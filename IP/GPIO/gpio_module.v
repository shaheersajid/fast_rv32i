==> flow/design.v <==
module gpio_module
(
		clock,
		resetn,
		address,
		writedata,
		write,
		readdata,
		read,
		waitrequest,
		chipselect,
		gpio
);
input clock;
input resetn;
input write;
input read;
input chipselect;
input [31:0]writedata;
input address;
output[31:0]readdata;
output waitrequest;
inout [31:0] gpio;
reg [31:0] module_reg[0:1]; 
reg[31:0] data_out;
wire[31:0] in;
integer i;
genvar gi;
generate
  for (gi=0; gi<32; gi=gi+1) begin : genbit
    assign gpio[gi] = module_reg[0][gi]? module_reg[1][gi]: 1'bz;
  end
endgenerate
assign in = gpio;
always@(posedge clock)
begin
	if(resetn)
		begin
			module_reg[0] = 32'd0;
			module_reg[1] = 32'd0;
		end
	else if(write & chipselect)
		module_reg[address] <= writedata;
	data_out <= in;
end
assign waitrequest = 1'b0;
assign readdata = (address)?data_out:module_reg[0];
endmodule
### Reports on gpio_module

The steps from the RTL of gpio_module to its reports follow in flow order.
Lines are those of the file above, counted from 1.
Operators carry their Yosys type and port widths (W data, S select, Z words).
Library cell names are shortened.
A cell with n/a has no value.

| inputs | value |
|---|---|
| top | gpio_module |
| clock port | clock |
| library | sky130hd |
| timing corner | tt_025C_1v80 |

### After elaboration

Counts by Yosys on the flattened word-level netlist (proc, flatten, opt, wreduce; memories kept). Register bits leave out memories and registers merged into their read ports (data or address); mux counts leave out enables and synchronous resets folded into registers. Print and check cells are left out. Cells with the same type and inputs are merged into one.
Yosys's memory passes give these memory sizes; they may raise the number of words (mostly to a power of two), join words into wider ones and drop unused or constant bits.

| bit counts | value |
|---|---|
| register bits | 32 |
| RAM bits | 64 |
| memories | 1 |
| input port bits | 38 |
| word-level cells | 43 |

| operators by class | value |
|---|---|
| muxes and demuxes | 40 |
| bitwise operators | 1 |

Memories:

| memory | words | width | RTL line | source |
|---|---|---|---|---|
| module_reg | 2 | 32 | 24 | `reg [31:0] module_reg[0:1];` |

Operator list:

| cell | number |
|---|---|
| $mux W32 | 3 |
| $mux W1 | 37 |
| $and A1 B1 Y1 | 1 |

### Depth

Depth = most cells in a row (Yosys ltp): at word level without a register or memory, in the mapped netlist without a sequential cell, where the memories' decode and read muxes count.

| logic depth | value |
|---|---|
| depth in word-level cells | 3 |
| ABC_AREA | 0 |
| gate-level depth with buffers | 4 |
| depth with buffers taken out | 2 |

### Mapped cells and area

Yosys stat after the flow's synthesis: flattened, memories mapped to cells. It holds for the ABC_AREA given above (unset counts as 0); a run with the other value may have another netlist.
The area totals of this step are shown rounded.

| mapped netlist | value |
|---|---|
| cells in the netlist | 216 |
| mapped area | 3,500 µm² |
| sequential part of the area | 2,600 µm² |
| mapped flip-flops | 96 |

Cell types:

| cell type | number | total area (µm²) |
|---|---|---|
| edfxtp_1 | 64 | 1.92E+03 |
| dfxtp_1 | 32 | 640.614 |
| and3_1 | 64 | 400.384 |
| mux2_2 | 32 | 360.346 |
| buf_6 | 12 | 135.13 |
| buf_4 | 3 | 22.522 |
| a21o_1 | 2 | 15.014 |
| buf_2 | 3 | 15.014 |
| nor2b_4 | 1 | 13.763 |
| and2_4 | 1 | 8.758 |
| nor2b_2 | 1 | 8.758 |
| conb_1 | 1 | 3.754 |

### Path before layout

Source: OpenSTA report_checks on the synthesized netlist (no wires, ideal clock, input and output delay 20% of the period each), path of least setup slack; recovery checks are left aside. Register names are those of the netlist, which keeps one name where synthesis merged equal registers.

| timing path after synthesis | value |
|---|---|
| path type | in2reg |
| start point | in address |
| end point | mem module_reg[0][0] |
| period | 3.96 ns |
| library setup time | 0.388 ns |
| launch time at the first pin | 0.792 ns |
| data arrival time | 1.925 ns |
| data required time | 3.572 ns |
| slack | 1.647 ns |
| delay of the path | 1.521 ns |
| driving pins on the path | 4 |
| synthesis period reached | 2.313 ns |

"delay of the path" is the arrival time less input delay plus setup time.
"driving pins on the path" counts driving pins, that of a launching flip-flop among them; a cell with two outputs on the path counts twice.
"synthesis period reached" is the clock period less the worst setup slack; recovery checks do not enter. This is arithmetic on one report: input and output delays are still those of the set period (20% each).
The rows between start and end are the longest chain of elaborated cells between them; the timing report does not say that the signal goes this way. Where chains are equally long, one stands for them.
A line is the first line of the expression or statement that the cell stems from. Yosys adds cells for indexed reads and writes and turns some case tables into memories.

| on the way, after synthesis | value |
|---|---|
| path through | buf_6 nor2b_4 buf_2 a21o_1 |
| cells in the longest elaborated chain | 2 |
| elaborated cells between the ends (all ways) | 2 |
| RTL lines with such cells | 2 |
| those cells by class | mux (2) |

RTL lines, path after synthesis:

| what | RTL line | source |
|---|---|---|
| from (decl) | 20 | `input address;` |
| $mux W1 | 42 | `else if(write & chipselect)` |
| $mux W1 | 37 | `if(resetn)` |
| to (decl) | 24 | `reg [31:0] module_reg[0:1];` |

### Path in the finished layout

Path of least setup slack in the final report of run 1 (OpenROAD, finished layout, wires in). Where an end is a register, its clock arrival counts in the times.

| timing path post-layout | value |
|---|---|
| path type | reg2out |
| start point | mem module_reg[0][5] |
| end point | out readdata[5] |
| period | 1.64 ns |
| external output delay | 0.33 ns |
| launch time at the first pin | 0.35 ns |
| data arrival time | 1.15 ns |
| data required time | 1.31 ns |
| slack | 0.17 ns |
| driving pins on the path | 3 |

The rows between start and end are the longest chain of elaborated cells between them; the timing report does not say that the signal goes this way. Where chains are equally long, one stands for them.
The chain passes a memory read, where the word-level depth is cut; so it can be longer than that depth.

| on the way, post-layout | value |
|---|---|
| path through | edfxtp_1 mux2_4 buf_6 |
| cells in the longest elaborated chain | 2 |
| elaborated cells between the ends (all ways) | 2 |
| RTL lines with such cells | 2 |
| those cells by class | mux (1); memory (1) |

RTL lines, path post-layout:

| what | RTL line | source |
|---|---|---|
| from (decl) | 24 | `reg [31:0] module_reg[0:1];` |
| $mem_v2 Z2 W32 | 24 |  |
| $mux W32 | 47 | `assign readdata = (address)?data_out:module_reg[0];` |
| to (decl) | 21 | `output[31:0]readdata;` |

Settings and measured results of 2 stored flow runs for module gpio_module (sky130hd), not sorted in any way. The constraints put input and output delay at 20% of the set period each and load the outputs with 0.01 pF.
"achieved period": clock period set for the run, less the worst setup slack. It is reckoned from that one timing run; input and output delays stay at 20% of the period that was set.
"total design power" is the tool's figure for a default switching activity; nothing was simulated.
The results are shown rounded.

## Run 1

==> flow/run.sh <==
#!/bin/bash
# the make line also repeats the synthesis and layout settings of config.mk as NAME=value (left out here)
make -C /OpenROAD-flow-scripts/flow DESIGN_CONFIG=/design/flow/config.mk WORK_HOME=/design/flow/orfs CLKGATE_MAP_FILE= finish
==> flow/config.mk <==
export PLATFORM = sky130hd
export DESIGN_NAME = gpio_module
export DESIGN_NICKNAME = gpio_module
export VERILOG_FILES = /design/flow/design.v
export SDC_FILE = /design/flow/constraint.sdc
export NUM_CORES = 4
export LEC_CHECK = 0
export CAP_MARGIN = 20
export CORE_MARGIN = 3
export CORE_UTILIZATION = 42
export CTS_CLUSTER_SIZE = 17
export GPL_TIMING_DRIVEN = 0
export MIN_ROUTING_LAYER = met1
export PLACE_DENSITY = 0.8
export SETUP_SLACK_MARGIN = 0.21
export SLEW_MARGIN = 20
==> flow/constraint.sdc <==
create_clock -name core_clock -period 1.64 [get_ports {clock}]
set_input_delay 0.3280 -clock core_clock [delete_from_list [all_inputs] [get_ports {clock}]]
set_output_delay 0.3280 -clock core_clock [all_outputs]
set_load 0.01 [all_outputs]

| result of run 1 | value |
|---|---|
| Yosys chip area after synthesis | 3,500 µm² |
| die size | 9,600 µm² |
| std-cell area (final layout) | 5,100 µm² |
| utilization after layout | 0.64 |
| worst setup slack after layout | 0.17 ns |
| setup TNS | 0.000 ns |
| worst hold slack in the final report | 0.49 ns |
| total design power | 0.0051 W |
| achieved period | 1.475 ns |

## Run 2

==> flow/run.sh <==
#!/bin/bash
# the make line also repeats the synthesis and layout settings of config.mk as NAME=value (left out here)
make -C /OpenROAD-flow-scripts/flow DESIGN_CONFIG=/design/flow/config.mk WORK_HOME=/design/flow/orfs CLKGATE_MAP_FILE= finish
==> flow/config.mk <==
export PLATFORM = sky130hd
export DESIGN_NAME = gpio_module
export DESIGN_NICKNAME = gpio_module
export VERILOG_FILES = /design/flow/design.v
export SDC_FILE = /design/flow/constraint.sdc
export NUM_CORES = 4
export LEC_CHECK = 0
export ABC_AREA = 0
export CAP_MARGIN = 20
export CELL_PAD_IN_SITES_DETAIL_PLACEMENT = 2
export CELL_PAD_IN_SITES_GLOBAL_PLACEMENT = 3
export CORE_MARGIN = 2
export CORE_UTILIZATION = 40
export CTS_CLUSTER_DIAMETER = 268
export CTS_CLUSTER_SIZE = 66
export PLACE_DENSITY_LB_ADDON = 0.26
export SETUP_SLACK_MARGIN = -0.3
export SLEW_MARGIN = 30
export TNS_END_PERCENT = 70
==> flow/constraint.sdc <==
create_clock -name core_clock -period 3.38 [get_ports {clock}]
set_input_delay 0.6760 -clock core_clock [delete_from_list [all_inputs] [get_ports {clock}]]
set_output_delay 0.6760 -clock core_clock [all_outputs]
set_load 0.01 [all_outputs]

| result of run 2 | value |
|---|---|
| Yosys chip area after synthesis | 3,500 µm² |
| die size | 9,600 µm² |
| std-cell area (final layout) | 4,400 µm² |
| utilization after layout | 0.51 |
| worst setup slack after layout | 0.44 ns |
| setup TNS | 0.000 ns |
| worst hold slack in the final report | 0.34 ns |
| total design power | 0.0024 W |
| achieved period | 2.939 ns |

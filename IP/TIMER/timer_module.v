==> flow/design.v <==
module timer_module
(
		clock,
		resetn,
		address,
		writedata,
		write,
		readdata,
		read,
		waitrequest,
		chipselect
);
input clock;
input resetn;
input write;
input read;
input chipselect;
input [31:0]writedata;
input [1:0]address;
output reg[31:0]readdata;
output waitrequest;
reg [31:0] module_reg[0:2];
reg [10:0]div;
always@(posedge clock)
begin
	if(resetn)
		begin
			module_reg[0] <= 32'd0;
			module_reg[1] <= 32'd0;
			module_reg[2] <= 32'd0;
			div <= 0;
		end
	else if(write & chipselect)
		module_reg[address] <= writedata;
	else
		begin
			case(module_reg[0][2:0])
				0: begin div <= 1'b0; module_reg[1] <= 32'b0; end
				1: begin div <= 1'b0; module_reg[1] <= module_reg[1] + 1'b1; end
				2: begin div <= div+ 1'b1; module_reg[1] <= module_reg[1] + div[3]; end
				3: begin div <= div+ 1'b1; module_reg[1] <= module_reg[1] + div[5]; end
				4: begin div <= div+ 1'b1; module_reg[1] <= module_reg[1] + div[6]; end
				5: begin div <= div+ 1'b1; module_reg[1] <= module_reg[1] + div[7]; end
				6: begin div <= div+ 1'b1; module_reg[1] <= module_reg[1] + div[8]; end
				7: begin div <= div+ 1'b1; module_reg[1] <= module_reg[1] + div[10]; end
			endcase
		end
end
always@(posedge clock)
begin
	if(resetn)
		begin
			readdata <= 0;
		end
	else if(read & chipselect)
		readdata <= module_reg[address];
end
assign waitrequest = 1'b0;
endmodule
Reports on timer_module
The steps from the RTL of timer_module to its reports follow in flow order. Line numbers count from 1 in the design file above. Operators: Yosys type, input widths -> output width; for muxes data width and select width s. Library cell names are shortened. The mark -- stands for no value.

Top module: timer_module. Clock input: clock. Library: sky130hd. Library corner: tt_025C_1v80.

Word level
Source: Yosys, flattened and elaborated, memories not mapped. Widths are those after wreduce. Registers that Yosys merges into a memory's read port (data or address) are not register bits. Print and check cells do not count. Equal cells are merged and count once. Yosys's memory passes give these memory sizes; they may raise the number of words (mostly to a power of two), join words into wider ones and drop unused or constant bits.

For reductions and logical operators the number is 12. The entry for equality and inequality tests reads 7. Under add/sub/neg operators stands 8. Under multiplexer cells stands 63. The figure for bitwise logic cells is 9.

Operator list (number): $mux 32 (31); $add 32x1->32 (6); $reduce_or 7->1 (8); $add 32x1->32 const B (1); $reduce_or 32->1 (1); $pmux 11 s2 (1); $mux 1 (20); $pmux 1 s2 (8); $eq 3x3->1 const B (4); $add 11x1->11 const B (1); $or 1x1->1 (7); $eq 3x2->1 const B (2); $reduce_or 6->1 (1); $mux 2 (3); $eq 3x1->1 const B (1); $logic_not 3->1 (1); $and 1x1->1 (2); $reduce_or 2->1 (1).

For output and inout port bits the number is 33. The entry for register bits after elaboration reads 11. The entry for word-level cells reads 101. The entry for memories kept reads 1. The figure for bits in writable memories is 128. Under input port bits stands 39.

Memories: module_reg (depth 4, width 32, line 22) `reg [31:0] module_reg[0:2];`.

Depth
Yosys ltp: most cells in a row. Word level: on the elaborated netlist, between registers, memories and ports. Mapped: between sequential cells and ports; inverters and the memories' decode and read muxes count.

For depth after elaboration the number is 14. ABC_AREA: 0. The entry for gate-level depth with buffers reads 12. The entry for mapped depth without buffers reads 10.

Mapped cells and area
Yosys stat after the flow's synthesis: flattened, memories mapped to cells. It holds for the ABC_AREA given above (unset counts as 0); a run with the other value may have another netlist. The area totals of this step are shown rounded.

Cells by type: edfxtp_1 (number 128, area in all 3.84E+03 µm²); dfxtp_1 (number 43, area in all 860.826 µm²); mux4_2 (number 32, area in all 720.691 µm²); nand2_1 (number 184, area in all 690.662 µm²); nor2_1 (number 160, area in all 600.576 µm²); a21oi_1 (number 103, area in all 515.494 µm²); xnor2_1 (number 46, area in all 402.886 µm²); xor2_1 (number 37, area in all 324.061 µm²); clkbuf_1 (number 75, area in all 281.52 µm²); o21ai_0 (number 45, area in all 225.216 µm²); nand3_1 (number 40, area in all 200.192 µm²); nor3_1 (number 37, area in all 185.178 µm²); ha_1 (number 14, area in all 175.168 µm²); nand4_1 (number 25, area in all 156.4 µm²); nor2b_1 (number 22, area in all 137.632 µm²); buf_2 (number 26, area in all 130.125 µm²); and4_1 (number 14, area in all 122.618 µm²); a31oi_1 (number 17, area in all 106.352 µm²).

Not listed: further types 55, cells in them 258.

For area of sequential cells the number is 4700 µm². Flip-flop cells: 171. Synthesis area: 11500 µm². Under mapped cells stands 1306. For buffer cells the number is 121.

Timing after synthesis
Source: OpenSTA report_checks on the synthesized netlist (no wires, ideal clock, input and output delay 20% of the period each), path of least setup slack; recovery checks are left aside. Register names are those of the netlist, which keeps one name where synthesis merged equal registers.

Path kind: input port to flip-flop. Start point: input port address[0]. End point: memory (name not given). The entry for clock period reads 5.51 ns. The entry for data required time reads 5.049 ns. The entry for time at the first pin reads 1.102 ns. The figure for external input delay is 1.102 ns. Path buffers: 2. The figure for path slack is 0.810 ns. For path delay the number is 3.598 ns. The entry for library setup time reads 0.461 ns. Under data arrival time stands 4.239 ns. For stages on the path the number is 4. The entry for period reached after synthesis reads 4.7 ns.

"path delay" = arrival - input delay + setup time. "stages on the path" counts driving pins, that of a launching flip-flop among them; a cell with two outputs on the path counts twice. "period reached after synthesis" is the clock period less the worst setup slack; recovery checks do not enter. This is arithmetic on one report: input and output delays are still those of the set period (20% each). Between the ends stands the longest chain of elaborated cells between them, by number of cells; it is not shown to be the way that was timed. Of several equally long chains one is given. A line is the first line of the expression or statement that the cell stems from. Yosys adds cells for indexed reads and writes and turns some case tables into memories.

Cell sequence: clkbuf_1 -> buf_1 -> nand2_1 -> nor3_1. Under cells in the longest elaborated chain stands 3. The figure for elaborated cells between the ends (all ways) is 3. Under source lines of those cells stands 2. Those cells by class: 3 x mux.

RTL lines, path post-synthesis: start, declared (line 19) `input [1:0]address;`; $mux 2 (line 33) `else if(write & chipselect)`; $mux 2 (line 26) `if(resetn)`; $mux 2.

Worst path after layout
From the final timing report of stored run 2: the path of least setup slack in the routed layout; clock arrival at registers is part of the times.

Path kind: input port to flip-flop. Start point: input port chipselect. End point: memory module_reg[0][8]. For stages on the path the number is 8. The entry for data required time reads 5.65 ns. Under data arrival time stands 4.39 ns. The entry for time at the first pin reads 1.07 ns. The entry for library setup time reads 0.14 ns. The figure for external input delay is 1.07 ns. The figure for path slack is 1.27 ns. Path buffers: 1. The entry for clock period reads 5.36 ns.

Between the ends stands the longest chain of elaborated cells between them, by number of cells; it is not shown to be the way that was timed. Of several equally long chains one is given.

Cell sequence: clkdlybuf4s50_1 -> a211oi_2 -> and3_1 -> a221o_1 -> a21oi_1 -> mux2_2 -> o22ai_1 -> nor2b_1. Under cells in the longest elaborated chain stands 12. The figure for elaborated cells between the ends (all ways) is 55. Under source lines of those cells stands 2. Those cells by class: 46 x mux; 8 x logic; 1 x reduce/logical.

RTL lines, path post-layout: start, declared (line 17) `input chipselect;`; $and 1x1->1 (line 33) `else if(write & chipselect)`; $mux 1 (line 33); $mux 1 (line 26) `if(resetn)`; $or 1x1->1 (7 in a row); $reduce_or 32->1; $mux 2; end, declared (line 22) `reg [31:0] module_reg[0:2];`.

Appendix: measured runs

Stored flow runs of timer_module (2 of them; Yosys, OpenROAD, sky130hd). They differ in their settings and are not a sequence. Constraints: input delay and output delay 20% of the set period each, output load 0.01 pF. By "period achieved" is meant the clock period of the run minus its worst setup slack. This is arithmetic on one report: input and output delays are still those of the set period (20% each). "worst path time" = time allowed to the worst setup path (clock period - input delay - output delay, where it has them) - its slack; a late launch clock adds to it, a late capture clock takes from it. "total design power" rests on the timing tool's default activity at the inputs, not on a simulated workload. Values from the reports are rounded here.

Files of stored run 1:
==> flow/run.sh <==
#!/bin/bash
# the make line also repeats the synthesis and layout settings of config.mk as NAME=value (left out here)
make -C /OpenROAD-flow-scripts/flow DESIGN_CONFIG=/design/flow/config.mk WORK_HOME=/design/flow/orfs CLKGATE_MAP_FILE= finish
==> flow/config.mk <==
export PLATFORM = sky130hd
export DESIGN_NAME = timer_module
export DESIGN_NICKNAME = timer_module
export VERILOG_FILES = /design/flow/design.v
export SDC_FILE = /design/flow/constraint.sdc
export NUM_CORES = 4
export LEC_CHECK = 0
export ABC_AREA = 0
export CAP_MARGIN = 20
export CELL_PAD_IN_SITES_DETAIL_PLACEMENT = 1
export CELL_PAD_IN_SITES_GLOBAL_PLACEMENT = 3
export CORE_ASPECT_RATIO = 0.82
export CORE_MARGIN = 4
export CORE_UTILIZATION = 48
export GPL_TIMING_DRIVEN = 0
export SETUP_SLACK_MARGIN = 0.45
export SLEW_MARGIN = 20
export TNS_END_PERCENT = 40
==> flow/constraint.sdc <==
create_clock -name core_clock -period 8.26 [get_ports {clock}]
set_input_delay 1.6520 -clock core_clock [delete_from_list [all_inputs] [get_ports {clock}]]
set_output_delay 1.6520 -clock core_clock [all_outputs]
set_load 0.01 [all_outputs]

Outcome of stored run 1: not finished: placement ended with error GPL-0301.

Files of stored run 2:
==> flow/run.sh <==
#!/bin/bash
# the make line also repeats the synthesis and layout settings of config.mk as NAME=value (left out here)
make -C /OpenROAD-flow-scripts/flow DESIGN_CONFIG=/design/flow/config.mk WORK_HOME=/design/flow/orfs CLKGATE_MAP_FILE= finish
==> flow/config.mk <==
export PLATFORM = sky130hd
export DESIGN_NAME = timer_module
export DESIGN_NICKNAME = timer_module
export VERILOG_FILES = /design/flow/design.v
export SDC_FILE = /design/flow/constraint.sdc
export NUM_CORES = 4
export LEC_CHECK = 0
export CAP_MARGIN = 20
export CORE_MARGIN = 2
export CORE_UTILIZATION = 40
export SETUP_SLACK_MARGIN = 0.53
export SLEW_MARGIN = 20
==> flow/constraint.sdc <==
create_clock -name core_clock -period 5.36 [get_ports {clock}]
set_input_delay 1.0720 -clock core_clock [delete_from_list [all_inputs] [get_ports {clock}]]
set_output_delay 1.0720 -clock core_clock [all_outputs]
set_load 0.01 [all_outputs]

Results of stored run 2. For the setup slack of the worst path the run shows 1.27 ns. The lowest hold slack stands at 0.454 ns. The total design power is 3.30 mW. For the area of the die the run shows 30200 µm². For the worst path time the run shows 3.02 ns. Worst setup path kind: input port to flip-flop. The netlist area reported by Yosys stands at 11500 µm². For the period achieved the run shows 4.092 ns. The post-layout utilization stands at 45.5%. The area of the standard cells in the finished layout comes to 13000 µm². The summed negative setup slack reads 0.000 ns.
